==> flow/design.v <==
module VGAMod
(
    input                   CLK,
    input                   nRST,
    input                   PixelClk,
    output                  LCD_DE,
    output                  LCD_HSYNC,
    output                  LCD_VSYNC,
	output          [4:0]   LCD_B,
	output          [5:0]   LCD_G,
	output          [4:0]   LCD_R
);
    reg         [15:0]  PixelCount;
    reg         [15:0]  LineCount;
	localparam      V_BackPorch = 16'd23; 
	localparam      V_Pluse 	= 16'd1; 
	localparam      HightPixel  = 16'd600;
	localparam      V_FrontPorch= 16'd1; 
	localparam      H_BackPorch = 16'd160; 
	localparam      H_Pluse 	= 16'd1; 
	localparam      WidthPixel  = 16'd1024; 
	localparam      H_FrontPorch= 16'd16;
    localparam      Width_bar   =   128;
    localparam      Hight_bar   =   0;
    reg         [15:0]  BarCount;
    localparam      PixelForHS  =   WidthPixel + H_BackPorch + H_FrontPorch + H_Pluse;  	
    localparam      LineForVS   =   HightPixel + V_BackPorch + V_FrontPorch + V_Pluse;
    always @(  posedge PixelClk or negedge nRST  )begin
        if( !nRST ) begin
            LineCount       <=  16'b0;    
            PixelCount      <=  16'b0;
            end
        else if(  PixelCount  ==  PixelForHS ) begin
            PixelCount      <=  16'b0;
            LineCount       <=  LineCount + 1'b1;
            end
        else if(  LineCount  == LineForVS  ) begin
            LineCount       <=  16'b0;
            PixelCount      <=  16'b0;
            end
        else
            PixelCount      <=  PixelCount + 1'b1;
    end
	reg			[9:0]  Data_R;
	reg			[9:0]  Data_G;
	reg			[9:0]  Data_B;
    always @(  posedge PixelClk or negedge nRST  )begin
        if( !nRST ) begin
			Data_R <= 9'b0;
			Data_G <= 9'b0;
			Data_B <= 9'b0;
            BarCount <=9'd5;
            end
        else begin
			end
	end
    assign  LCD_DE = (( PixelCount < WidthPixel ) && ( LineCount < HightPixel))  ? 1'b1 : 1'b0;
    assign  LCD_HSYNC = (( PixelCount >= WidthPixel + H_FrontPorch) && ( PixelCount <= WidthPixel + H_FrontPorch + H_Pluse)) ? 1'b1 : 1'b0;
    assign  LCD_VSYNC = (( LineCount  <=  HightPixel + V_FrontPorch) && ( LineCount  <= HightPixel + V_FrontPorch + V_Pluse )) ? 1'b1 : 1'b0;
    assign  LCD_R   =   (PixelCount<128*1 && LineCount >= Hight_bar)? 5'b11111 : 
                        (PixelCount<128*2 && LineCount >= Hight_bar ? 5'b11111 :    
                        (PixelCount<128*3 && LineCount >= Hight_bar ? 5'b00000 :   
                        (PixelCount<128*4 && LineCount >= Hight_bar ? 5'b00000 :    
                        (PixelCount<128*5 && LineCount >= Hight_bar ? 5'b11111 : 
                        (PixelCount<128*6 && LineCount >= Hight_bar ? 5'b11111 :    
                        (PixelCount<128*7 && LineCount >= Hight_bar ? 5'b00000 : 
                        (PixelCount<128*8 && LineCount >= Hight_bar ? 5'b00000 : 5'b00000 )))))));
    assign  LCD_G   =   (PixelCount<128*1 && LineCount >= Hight_bar)? 6'b111111 : 
                        (PixelCount<128*2 && LineCount >= Hight_bar ? 6'b111111 :    
                        (PixelCount<128*3 && LineCount >= Hight_bar ? 6'b111111 :   
                        (PixelCount<128*4 && LineCount >= Hight_bar ? 6'b111111 :    
                        (PixelCount<128*5 && LineCount >= Hight_bar ? 6'b000000 : 
                        (PixelCount<128*6 && LineCount >= Hight_bar ? 6'b000000 :    
                        (PixelCount<128*7 && LineCount >= Hight_bar ? 6'b000000 : 
                        (PixelCount<128*8 && LineCount >= Hight_bar ? 6'b000000 : 6'b000000 )))))));
    assign  LCD_B   =   (PixelCount<128*1 && LineCount >= Hight_bar)? 5'b11111 : 
                        (PixelCount<128*2 && LineCount >= Hight_bar ? 5'b00000 :    
                        (PixelCount<128*3 && LineCount >= Hight_bar ? 5'b11111 :   
                        (PixelCount<128*4 && LineCount >= Hight_bar ? 5'b00000 :    
                        (PixelCount<128*5 && LineCount >= Hight_bar ? 5'b11111 : 
                        (PixelCount<128*6 && LineCount >= Hight_bar ? 5'b00000 :    
                        (PixelCount<128*7 && LineCount >= Hight_bar ? 5'b11111 : 
                        (PixelCount<128*8 && LineCount >= Hight_bar ? 5'b00000 : 5'b00000 )))))));
endmodule
# From RTL to reports: VGAMod
# What the tools print for VGAMod, step after step.
# Line numbers count from 1 in the design file above.
# Operators carry their Yosys type and port widths (W data, S select, Z words).
# Library cell names are shortened.
# A cell with -- has no value.
dict set report design {
  design {VGAMod}
  clk_port {PixelClk}
  lib {sky130hd}
  pvt_corner {tt_025C_1v80}
}

# Word-level counts
# Yosys after proc, flatten, opt, wreduce and memory -nomap, before mapping. Memory bits, and registers merged into a memory's read port (data or address), are not among the register bits. Print and check cells are not counted. Equal cells are merged and count once.
dict set report word_totals {
  ff_bits 32
  inputBits 3
  output_inout_bits 19
  word_cells 55
}
dict set report op_classes {
  n_addsub 2
  n_cmp 14
  equal 2
  n_mux 24
  n_reduce_logical 11
}
# op count
set op_table {}
lappend op_table {{$lt A16 B10 Y1 const B} 5}
lappend op_table {{$mux W5} 13}
lappend op_table {{$mux W16} 4}
lappend op_table {{$add A16 B1 Y16 const B} 2}
lappend op_table {{$le A16 B10 Y1 const B} 2}
lappend op_table {{$lt A16 B9 Y1 const B} 2}
lappend op_table {{$mux W6} 4}
lappend op_table {{$ge A16 B1 Y1 const B} 1}
lappend op_table {{$eq A16 B10 Y1 const B} 1}
lappend op_table {{$ge A16 B11 Y1 const B} 1}
lappend op_table {{$le A16 B11 Y1 const B} 1}
lappend op_table {{$lt A16 B11 Y1 const B} 1}
lappend op_table {{$eq A16 B11 Y1 const B} 1}
lappend op_table {{$lt A16 B8 Y1 const B} 1}
lappend op_table {{$logic_and A1 B1 Y1} 10}
lappend op_table {{$mux W1} 3}
lappend op_table {{$reduce_bool A2 Y1} 1}

# Depth
# Yosys ltp: most cells in a row. Word level: on the elaborated netlist, between registers, memories and ports. Mapped: between sequential cells and ports; inverters and the memories' decode and read muxes count.
dict set report depth {
  word_depth 9
  ABC_AREA 1
  depth_mapped 10
  depth_no_buf 9
}

# After synthesis
# The flow's flattened synthesis, as Yosys stat reports it; memories are mapped. The netlist is that of the ABC_AREA named above (0 if unset); the other value can give another one.
# Totals and module areas in this step are rounded.
dict set report mapped {
  mapped_cells 335
  synth_area_um2 2300
  sequential_area_um2 800
  ffs 32
  n_buf 19
}
# cell count type_area_um2
set by_type {}
lappend by_type {dfrtp_1 32 800.768}
lappend by_type {nand2_1 90 337.824}
lappend by_type {nand3_1 44 220.211}
lappend by_type {nor2_1 53 198.941}
lappend by_type {inv_1 34 127.622}
lappend by_type {buf_4 13 97.594}
lappend by_type {xor2_1 9 78.826}
lappend by_type {ha_1 6 75.072}
lappend by_type {nand4_1 9 56.304}
lappend by_type {nor3_1 8 40.038}
lappend by_type {o21ai_0 7 35.034}
lappend by_type {nor2_2 5 31.28}
lappend by_type {nor2_4 2 22.522}
lappend by_type {buf_12 1 20.019}
lappend by_type {buf_2 4 20.019}
lappend by_type {nand3_2 2 20.019}
lappend by_type {nor2_8 1 20.019}
lappend by_type {nand3_4 1 17.517}
# Not listed: further types 10, cells in them 14.

# Timing after synthesis
# OpenSTA on the mapped netlist: ideal clock, no wires. The path of least setup slack (recovery checks aside). Input and output delay are each 20% of the period. Register names are those of the netlist, which keeps one name where synthesis merged equal registers.
dict set report synth_path {
  kind {flip-flop to output port}
  start {reg PixelCount[14]}
  end {out LCD_G[1]}
  clock_period_ps 2440
  output_delay_ps 488
  t_first_pin_ps 0
  arrival_time_ps 1343
  t_required_ps 1952
  path_slack_ps 609
  path_delay_ps 1343
  stages 7
  path_buffers 1
  period_less_setup_slack_ps 1831
}
# "path_delay_ps" is the arrival time less input delay plus setup time.
# A path that ends at an output port has no setup time.
# "stages" counts driving pins, that of a launching flip-flop among them; a cell with two outputs on the path counts twice.
# "period_less_setup_slack_ps" is the clock period less the worst setup slack; recovery checks do not enter. This is arithmetic on one report: input and output delays are still those of the set period (20% each).
# The rows between start and end are the longest chain of elaborated cells between them; the timing report does not say that the signal goes this way. Where chains are equally long, one stands for them.
# A line is the first line of the expression or statement that the cell stems from. Yosys adds cells for indexed reads and writes and turns some case tables into memories.
# At most two assigning lines are given for a register; there are more.
dict set report synth_between {
  cell_sequence {dfrtp_1 nor2_1 nand3_1 nor2_1 nand2_1 nor2_1 buf_4}
  elab_chain_len 6
  cells_between 12
  cone_classes {compare: 4; mux: 4; reduce/logical: 4}
}
# item line_no
set synth_lines {}
lappend synth_lines {{from (decl)} 13} ;# reg         [15:0]  PixelCount;
lappend synth_lines {{from (assign)} 31} ;# PixelCount      <=  16'b0;
lappend synth_lines {{from (assign)} 42} ;# PixelCount      <=  PixelCount + 1'b1;
lappend synth_lines {{$lt A16 B10 Y1} 71} ;# (PixelCount<128*4 && LineCount >= Hight_bar ? 6'b111111 :
lappend synth_lines {{$logic_and A1 B1 Y1} 71}
lappend synth_lines {{$mux W6} 71}
lappend synth_lines {{$mux W6} 70} ;# (PixelCount<128*3 && LineCount >= Hight_bar ? 6'b111111 :
lappend synth_lines {{$mux W6} 69} ;# (PixelCount<128*2 && LineCount >= Hight_bar ? 6'b111111 :
lappend synth_lines {{$mux W6} 68} ;# assign  LCD_G   =   (PixelCount<128*1 && LineCount >= Hight_bar)? 6'b111111 :
lappend synth_lines {{to (decl)} 10} ;# output [5:0] LCD_G,
# Some nets on the timed path still bear RTL names; the line given drives or declares the net.
# net line_no
set synth_nets {}
lappend synth_nets {LCD_G[0] 68}

# Path in the finished layout
# Path of least setup slack in the final report of flow run A (OpenROAD, finished layout, wires in). Where an end is a register, its clock arrival counts in the times.
# The path's times are printed in steps of 10 ps; the period is the one set.
dict set report layout_path {
  kind {flip-flop to output port}
  start {reg PixelCount[15]}
  end {out LCD_HSYNC}
  clock_period_ps 1670
  output_delay_ps 330
  t_first_pin_ps 280
  arrival_time_ps 1660
  t_required_ps 1340
  path_slack_ps -330
  stages 9
  path_buffers 3
}
# The rows between start and end are the longest chain of elaborated cells between them; the timing report does not say that the signal goes this way. Where chains are equally long, one stands for them.
# At most two assigning lines are given for a register; there are more.
dict set report layout_between {
  cell_sequence {dfrtp_1 nor2_1 nand3_2 nor2_4 buf_4 buf_4 nand4_1 a21oi_1 buf_2}
  elab_chain_len 3
  cells_between 4
  lines_between 1
  cone_classes {compare: 2; mux: 1; reduce/logical: 1}
}
# item line_no
set layout_lines {}
lappend layout_lines {{from (decl)} 13} ;# reg         [15:0]  PixelCount;
lappend layout_lines {{from (assign)} 31} ;# PixelCount      <=  16'b0;
lappend layout_lines {{from (assign)} 42} ;# PixelCount      <=  PixelCount + 1'b1;
lappend layout_lines {{$ge A16 B11 Y1} 58} ;# assign  LCD_HSYNC = (( PixelCount >= WidthPixel + H_FrontPorch) && ( PixelCount <= WidthPixel + H_FrontPorch + ...
lappend layout_lines {{$logic_and A1 B1 Y1} 58}
lappend layout_lines {{$mux W1} 58}
lappend layout_lines {{to (decl)} 7} ;# output                  LCD_HSYNC,

# 2 stored runs of VGAMod in the flow (synthesis by Yosys, layout by OpenROAD, sky130hd cells), in arbitrary order. Constraints: input delay and output delay 20% of the set period each, output load 0.01 pF.
# "achieved_period_ps" is the run's clock period less its worst setup slack. It is reckoned from that one timing run; input and output delays stay at 20% of the period that was set.
# "worst_path_ps": the worst setup path's part of the clock period (all of it between registers, 20% less for each end at a port) less its slack. A launch clock that arrives late makes it longer, a capture clock that arrives late makes it shorter.
# "design_power_mw" rests on the timing tool's default activity at the inputs, not on a simulated workload.
# "worst_path_ps" is given in steps of 10 ps.
# Results are given in rounded form.
run="flow run A" settings period_ns=1.67 CORE_UTILIZATION=33 PLACE_DENSITY=0.95 ABC_AREA=1 GPL_TIMING_DRIVEN=0 CTS_CLUSTER_SIZE=89 SLEW_MARGIN=25 MAX_ROUTING_LAYER="met5" CAP_MARGIN=20 CORE_MARGIN=2
run="flow run A" results synthArea_um2=2300 final_die_area_um2=7700 post_route_util_pct=48 worst_path_ps=1660 worstPathKind="flip-flop to output port" achieved_period_ps=1996 final_cell_area_um2=3300 final_setup_ws_ps=-330 setup_tns_ps=-4700 design_power_mw=1.5
run="flow run B" settings period_ns=1.37 CORE_UTILIZATION=19 SETUP_SLACK_MARGIN=0.07 CORE_ASPECT_RATIO=1.69 GPL_ROUTABILITY_DRIVEN=1 CTS_CLUSTER_DIAMETER=230 CAP_MARGIN=15 CORE_MARGIN=2 SLEW_MARGIN=20
run="flow run B" results setup_tns_ps=-24000 post_route_util_pct=33 final_setup_ws_ps=-670 final_cell_area_um2=3400 achieved_period_ps=2036 synthArea_um2=2000 design_power_mw=2.1 worst_path_ps=1760 worstPathKind="flip-flop to output port" final_die_area_um2=11000
